==> flow/design.v <==
module Alu_Mul_32(input [31:0] M, Q, input clk, rst, output reg [63:0] O, output reg ready);
	reg [32:0] pp, m;
	reg [5:0] count;
	reg [2:0] q;
	reg [63:0] j;
	initial begin
		pp = 33'b0;
		count = 6'b0;
		m = 33'b0;
		q = 3'b0;
		O = 64'b0;
		j = 64'b0;
	end
	always @(posedge clk) begin
		if (rst == 1) begin
			count = 6'b0; 
			ready = 0;
			pp = 33'b0; 
			q = 3'b0; 
			O = 64'b0;
			j = 64'b0;
		end
		if (count < 16) begin
			m = {M[31], M[31:0]};  
			if (count == 0) begin
				q = {Q[1:0], 1'b0};
			end
			else begin
				q = {Q[count + count + 1], Q[count + count], Q[count + count - 1]};
			end
			case(q)
				3'b000: begin	
					m = 33'b0;
				end
				3'b011: begin
					m = m << 1;
				end
				3'b100: begin
					m = ~(m << 1) + 1; 
				end
				3'b101: begin
					m = ~m + 1;
				end
				3'b110: begin
					m = ~m + 1;
				end
				3'b111: begin
					m = 33'b0;
				end	
			endcase
			pp = pp + m; 
			j = O >> 2;
			O = j;
			O[31:30] = pp[1:0];
			pp = pp >> 2;
			pp = {pp[30], pp[30], pp[30:0]};
			if (count == 15) begin 
				O[63:32] = pp[31:0];
			end
			count = count + 6'd1;
		end
		else begin 
			ready = 1;
		end
	end
endmodule
Reports on Alu_Mul_32 --
The steps from the RTL of Alu_Mul_32 to its reports follow in flow order. Lines are those of the file above, counted from 1. Operators carry their Yosys type and port widths (W data, S select, Z words). Library cell names are shortened. A cell with -- has no value.
Set-up: top module Alu_Mul_32, clock clk, library sky130hd, library corner tt_025C_1v80

After elaboration --
Counts by Yosys on the flattened word-level netlist (proc, flatten, opt, wreduce; memories kept). Register bits leave out memories and registers merged into their read ports (data or address). Print and check cells are left out.
Storage and ports: register bits 104, elaborated cells 44
Cells by class: $add $sub $neg 8, $lt $le $gt $ge 1, equality and inequality tests 6, shifts and indexed selects 3, mux-type cells 13, bitwise operators 2, reductions and logical operators 5
Operators with widths (count):
- $pmux W33 S4 | 1
- $mux W33 | 3
- $add A33 B1 Y33 const B | 2
- $not A33 Y33 | 2
- $mux W64 | 1
- $mux W32 | 2
- $add A33 B33 Y33 | 1
- $sub A32 B1 Y32 const B | 1
- $shiftx A32 B32 Y1 | 1
- $shiftx A32 B6 Y1 | 1
- $shiftx A32 B9 Y1 | 1
- $mux W30 | 1
- $eq A3 B3 Y1 const B | 4
- $mux W6 | 2
- $add A7 B1 Y8 const B | 1
- $add A6 B6 Y7 | 1
- $add A6 B1 Y6 const B | 1
- $eq A6 B4 Y1 const B | 1
- $lt A6 B5 Y1 const B | 1
- $add A6 B6 Y6 | 1
- $logic_not A6 Y1 | 1
- $mux W3 | 2
- $reduce_or A2 Y1 | 2
- $eq A3 B2 Y1 const B | 1
- $logic_not A3 Y1 | 1
- $reduce_bool A2 Y1 | 1
- $mux W2 | 1

Logic depth --
Depth = most cells in a row (Yosys ltp): at word level without a register or memory, in the mapped netlist without a sequential cell, where the memories' decode and read muxes count.
Logic depth: word-level depth 13, ABC_AREA 0, mapped depth 26

Netlist --
The flow's flattened synthesis, as Yosys stat reports it; memories are mapped. The netlist is that of the ABC_AREA named above (0 if unset); the other value can give another one. Totals and module areas in this step are rounded.
Mapped netlist: standard cells after synthesis 1055, synthesis area 7784 µm², area of sequential cells 2122 µm², flip-flop cells 104, buffers 73
Cell types:
- dfxtp_1 | count 100, total area 2001.92 µm²
- nand2_1 | count 148, total area 555.533 µm²
- a21oi_1 | count 93, total area 465.446 µm²
- ha_1 | count 35, total area 437.92 µm²
- o21ai_0 | count 75, total area 375.36 µm²
- nor2_1 | count 90, total area 337.824 µm²
- xnor2_1 | count 33, total area 289.027 µm²
- a22oi_1 | count 36, total area 270.259 µm²
- nor2b_1 | count 40, total area 250.24 µm²
- o22ai_1 | count 35, total area 218.96 µm²
- clkbuf_1 | count 58, total area 217.709 µm²
- xor2_1 | count 23, total area 201.443 µm²
- a21o_1 | count 22, total area 165.158 µm²
- nor3_1 | count 31, total area 155.149 µm²
- mux4_2 | count 6, total area 135.13 µm²
- edfxtp_1 | count 4, total area 120.115 µm²
- inv_1 | count 30, total area 112.608 µm²
- nand3_1 | count 16, total area 80.077 µm²
Not listed: further types 52, cells in them 180.

Timing after synthesis --
OpenSTA on the mapped netlist: ideal clock, no wires. The path of least setup slack (recovery checks aside). Input and output delay are each 20% of the period. Register names are those of the netlist, which keeps one name where synthesis merged equal registers.
Timing post-synthesis: path kind input-to-reg, start in rst, end reg pp[30], clock period 6330 ps, external input delay 1266 ps, time at the first pin 1266 ps, data arrival time 6405 ps, setup slack -134 ps, path delay 5198 ps, driving pins on the path 25, period reached after synthesis 6464 ps
"path delay" is the arrival time less input delay plus setup time. "driving pins on the path" counts driving pins, that of a launching flip-flop among them; a cell with two outputs on the path counts twice. "period reached after synthesis" is the clock period less the worst setup slack; recovery checks do not enter. This is arithmetic on one report: input and output delays are still those of the set period (20% each). The rows between start and end are the longest chain of elaborated cells between them; the timing report does not say that the signal goes this way. Where chains are equally long, one stands for them. A line is the first line of the expression or statement that the cell stems from. Yosys adds cells for indexed reads and writes and turns some case tables into memories. A register here has more assigning lines than the two given.
On the way, post-synthesis: cells stage by stage buf_2 > clkinv_1 > nand2_1 > ha_1 > buf_2 > xor2_1 > mux4_2 > mux2_2 > a32oi_4 > nand2_1 > nor2_1 > clkbuf_1 > o21ai_0 > o21ai_0 > inv_1 > fa_1 > nor2b_1 > o31a_1 > o21ai_0 > a21oi_1 > a31oi_1 > o21bai_1 > xnor3_1 > or2_1 > nand2_1, length of the longest elaborated chain 12
Ends and longest elaborated chain, post-synthesis:
- start, declared | RTL line 1 | module Alu_Mul_32(input [31:0] M, Q, input clk, rst, output reg [63:0] O, output reg ready);
- $mux W6 | RTL line 15 | if (rst == 1) begin
- $add A6 B6 Y7 | RTL line 29 | q = {Q[count + count + 1], Q[count + count], Q[count + count - 1]};
- $sub A32 B1 Y32 | RTL line 29
- $shiftx A32 B32 Y1 | RTL line 29
- $mux W3 | RTL line 25 | if (count == 0) begin
- $mux W3 | RTL line 23 | if (count < 16) begin
- $eq A3 B3 Y1 | RTL line 31 | case(q)
- $reduce_or A2 Y1
- $pmux W33 S4 | RTL line 31
- $mux W33 | RTL line 23
- $add A33 B33 Y33 | RTL line 51 | pp = pp + m;
- $mux W33 | RTL line 23
- end, assigned | RTL line 51
- end, assigned | RTL line 55 | pp = pp >> 2;
- end, declared | RTL line 2 | reg [32:0] pp, m;

Timing after layout --
Path of least setup slack in the final report of flow run 1 (OpenROAD, finished layout, wires in). Where an end is a register, its clock arrival counts in the times. The report prints the path's times to 10 ps; the period is as set.
Timing after layout: path kind input-to-reg, start in rst, end reg O[58], clock period 7020 ps, external input delay 1400 ps, time at the first pin 1400 ps, data arrival time 6730 ps, setup slack 490 ps, driving pins on the path 23
The rows between start and end are the longest chain of elaborated cells between them; the timing report does not say that the signal goes this way. Where chains are equally long, one stands for them. A register here has more assigning lines than the two given.
On the way, after layout: cells stage by stage buf_4 > nand2b_1 > ha_1 > xor2_1 > buf_4 > mux4_2 > mux2_2 > a32oi_4 > buf_4 > buf_4 > and2_2 > a21oi_1 > a221oi_1 > ha_1 > a21oi_1 > o22ai_1 > nor3_1 > a21oi_1 > a21bo_2 > a311oi_1 > buf_4 > xor2_1 > o22ai_1, length of the longest elaborated chain 13
Ends and longest elaborated chain, after layout:
- start, declared | RTL line 1 | module Alu_Mul_32(input [31:0] M, Q, input clk, rst, output reg [63:0] O, output reg ready);
- $mux W6 | RTL line 15 | if (rst == 1) begin
- $add A6 B6 Y7 | RTL line 29 | q = {Q[count + count + 1], Q[count + count], Q[count + count - 1]};
- $sub A32 B1 Y32 | RTL line 29
- $shiftx A32 B32 Y1 | RTL line 29
- $mux W3 | RTL line 25 | if (count == 0) begin
- $mux W3 | RTL line 23 | if (count < 16) begin
- $eq A3 B3 Y1 | RTL line 31 | case(q)
- $reduce_or A2 Y1
- $pmux W33 S4 | RTL line 31
- $mux W33 | RTL line 23
- $add A33 B33 Y33 | RTL line 51 | pp = pp + m;
- $mux W32 | RTL line 57 | if (count == 15) begin
- $mux W32 | RTL line 23
- end, assigned | RTL line 53 | O = j;
- end, assigned | RTL line 58 | O[63:32] = pp[31:0];
- end, declared | RTL line 1

Stored flow runs of Alu_Mul_32 (2 of them; Yosys, OpenROAD, sky130hd). They differ in their settings and are not a sequence. Constraints: input delay and output delay 20% of the set period each, output load 0.01 pF.
"reached clock period" is the run's clock period less its worst setup slack. It is reckoned from that one timing run; input and output delays stay at 20% of the period that was set.
By "power" is meant OpenSTA's value without simulated activity: inputs other than the clock are taken to toggle once in ten clock periods, and the tool carries that through the logic.
Values from the reports are rounded here.

[flow run 1] flow files
==> flow/run.sh <==
#!/bin/bash
# the make line also repeats the synthesis and layout settings of config.mk as NAME=value (left out here)
make -C /OpenROAD-flow-scripts/flow DESIGN_CONFIG=/design/flow/config.mk WORK_HOME=/design/flow/orfs CLKGATE_MAP_FILE= finish
==> flow/config.mk <==
export PLATFORM = sky130hd
export DESIGN_NAME = Alu_Mul_32
export DESIGN_NICKNAME = Alu_Mul_32
export VERILOG_FILES = /design/flow/design.v
export SDC_FILE = /design/flow/constraint.sdc
export NUM_CORES = 4
export LEC_CHECK = 0
export CAP_MARGIN = 20
export CORE_MARGIN = 2
export CORE_UTILIZATION = 21
export CTS_CLUSTER_DIAMETER = 259
export CTS_CLUSTER_SIZE = 73
export HOLD_SLACK_MARGIN = 0.14
export MAX_ROUTING_LAYER = met4
export MIN_ROUTING_LAYER = met1
export PLACE_DENSITY_LB_ADDON = 0.04
export SLEW_MARGIN = 20
==> flow/constraint.sdc <==
create_clock -name core_clock -period 7.02 [get_ports {clk}]
set_input_delay 1.4040 -clock core_clock [delete_from_list [all_inputs] [get_ports {clk}]]
set_output_delay 1.4040 -clock core_clock [all_outputs]
set_load 0.01 [all_outputs]

[flow run 1] result: synthesis area 7,784 µm²; worst hold slack in the final report 446 ps; reached clock period 6,528 ps; standard-cell area after routing 10,590 µm²; sum of negative setup slack 0 ps; power 3.067 mW; worst setup slack after layout 492 ps; utilization after routing 29.0%; total die area 38,620 µm²

[flow run 2] flow files
==> flow/run.sh <==
#!/bin/bash
# the make line also repeats the synthesis and layout settings of config.mk as NAME=value (left out here)
make -C /OpenROAD-flow-scripts/flow DESIGN_CONFIG=/design/flow/config.mk WORK_HOME=/design/flow/orfs CLKGATE_MAP_FILE= finish
==> flow/config.mk <==
export PLATFORM = sky130hd
export DESIGN_NAME = Alu_Mul_32
export DESIGN_NICKNAME = Alu_Mul_32
export VERILOG_FILES = /design/flow/design.v
export SDC_FILE = /design/flow/constraint.sdc
export NUM_CORES = 4
export LEC_CHECK = 0
export CAP_MARGIN = 20
export CELL_PAD_IN_SITES_DETAIL_PLACEMENT = 1
export CELL_PAD_IN_SITES_GLOBAL_PLACEMENT = 1
export CORE_MARGIN = 7
export CORE_UTILIZATION = 68
export CTS_CLUSTER_SIZE = 90
export HOLD_SLACK_MARGIN = 0.03
export MAX_ROUTING_LAYER = met4
export MIN_ROUTING_LAYER = met1
export SETUP_SLACK_MARGIN = 2.3
export SLEW_MARGIN = 15
==> flow/constraint.sdc <==
create_clock -name core_clock -period 11.7 [get_ports {clk}]
set_input_delay 2.3400 -clock core_clock [delete_from_list [all_inputs] [get_ports {clk}]]
set_output_delay 2.3400 -clock core_clock [all_outputs]
set_load 0.01 [all_outputs]

[flow run 2] result: stopped before the end: placement reported GPL-0301
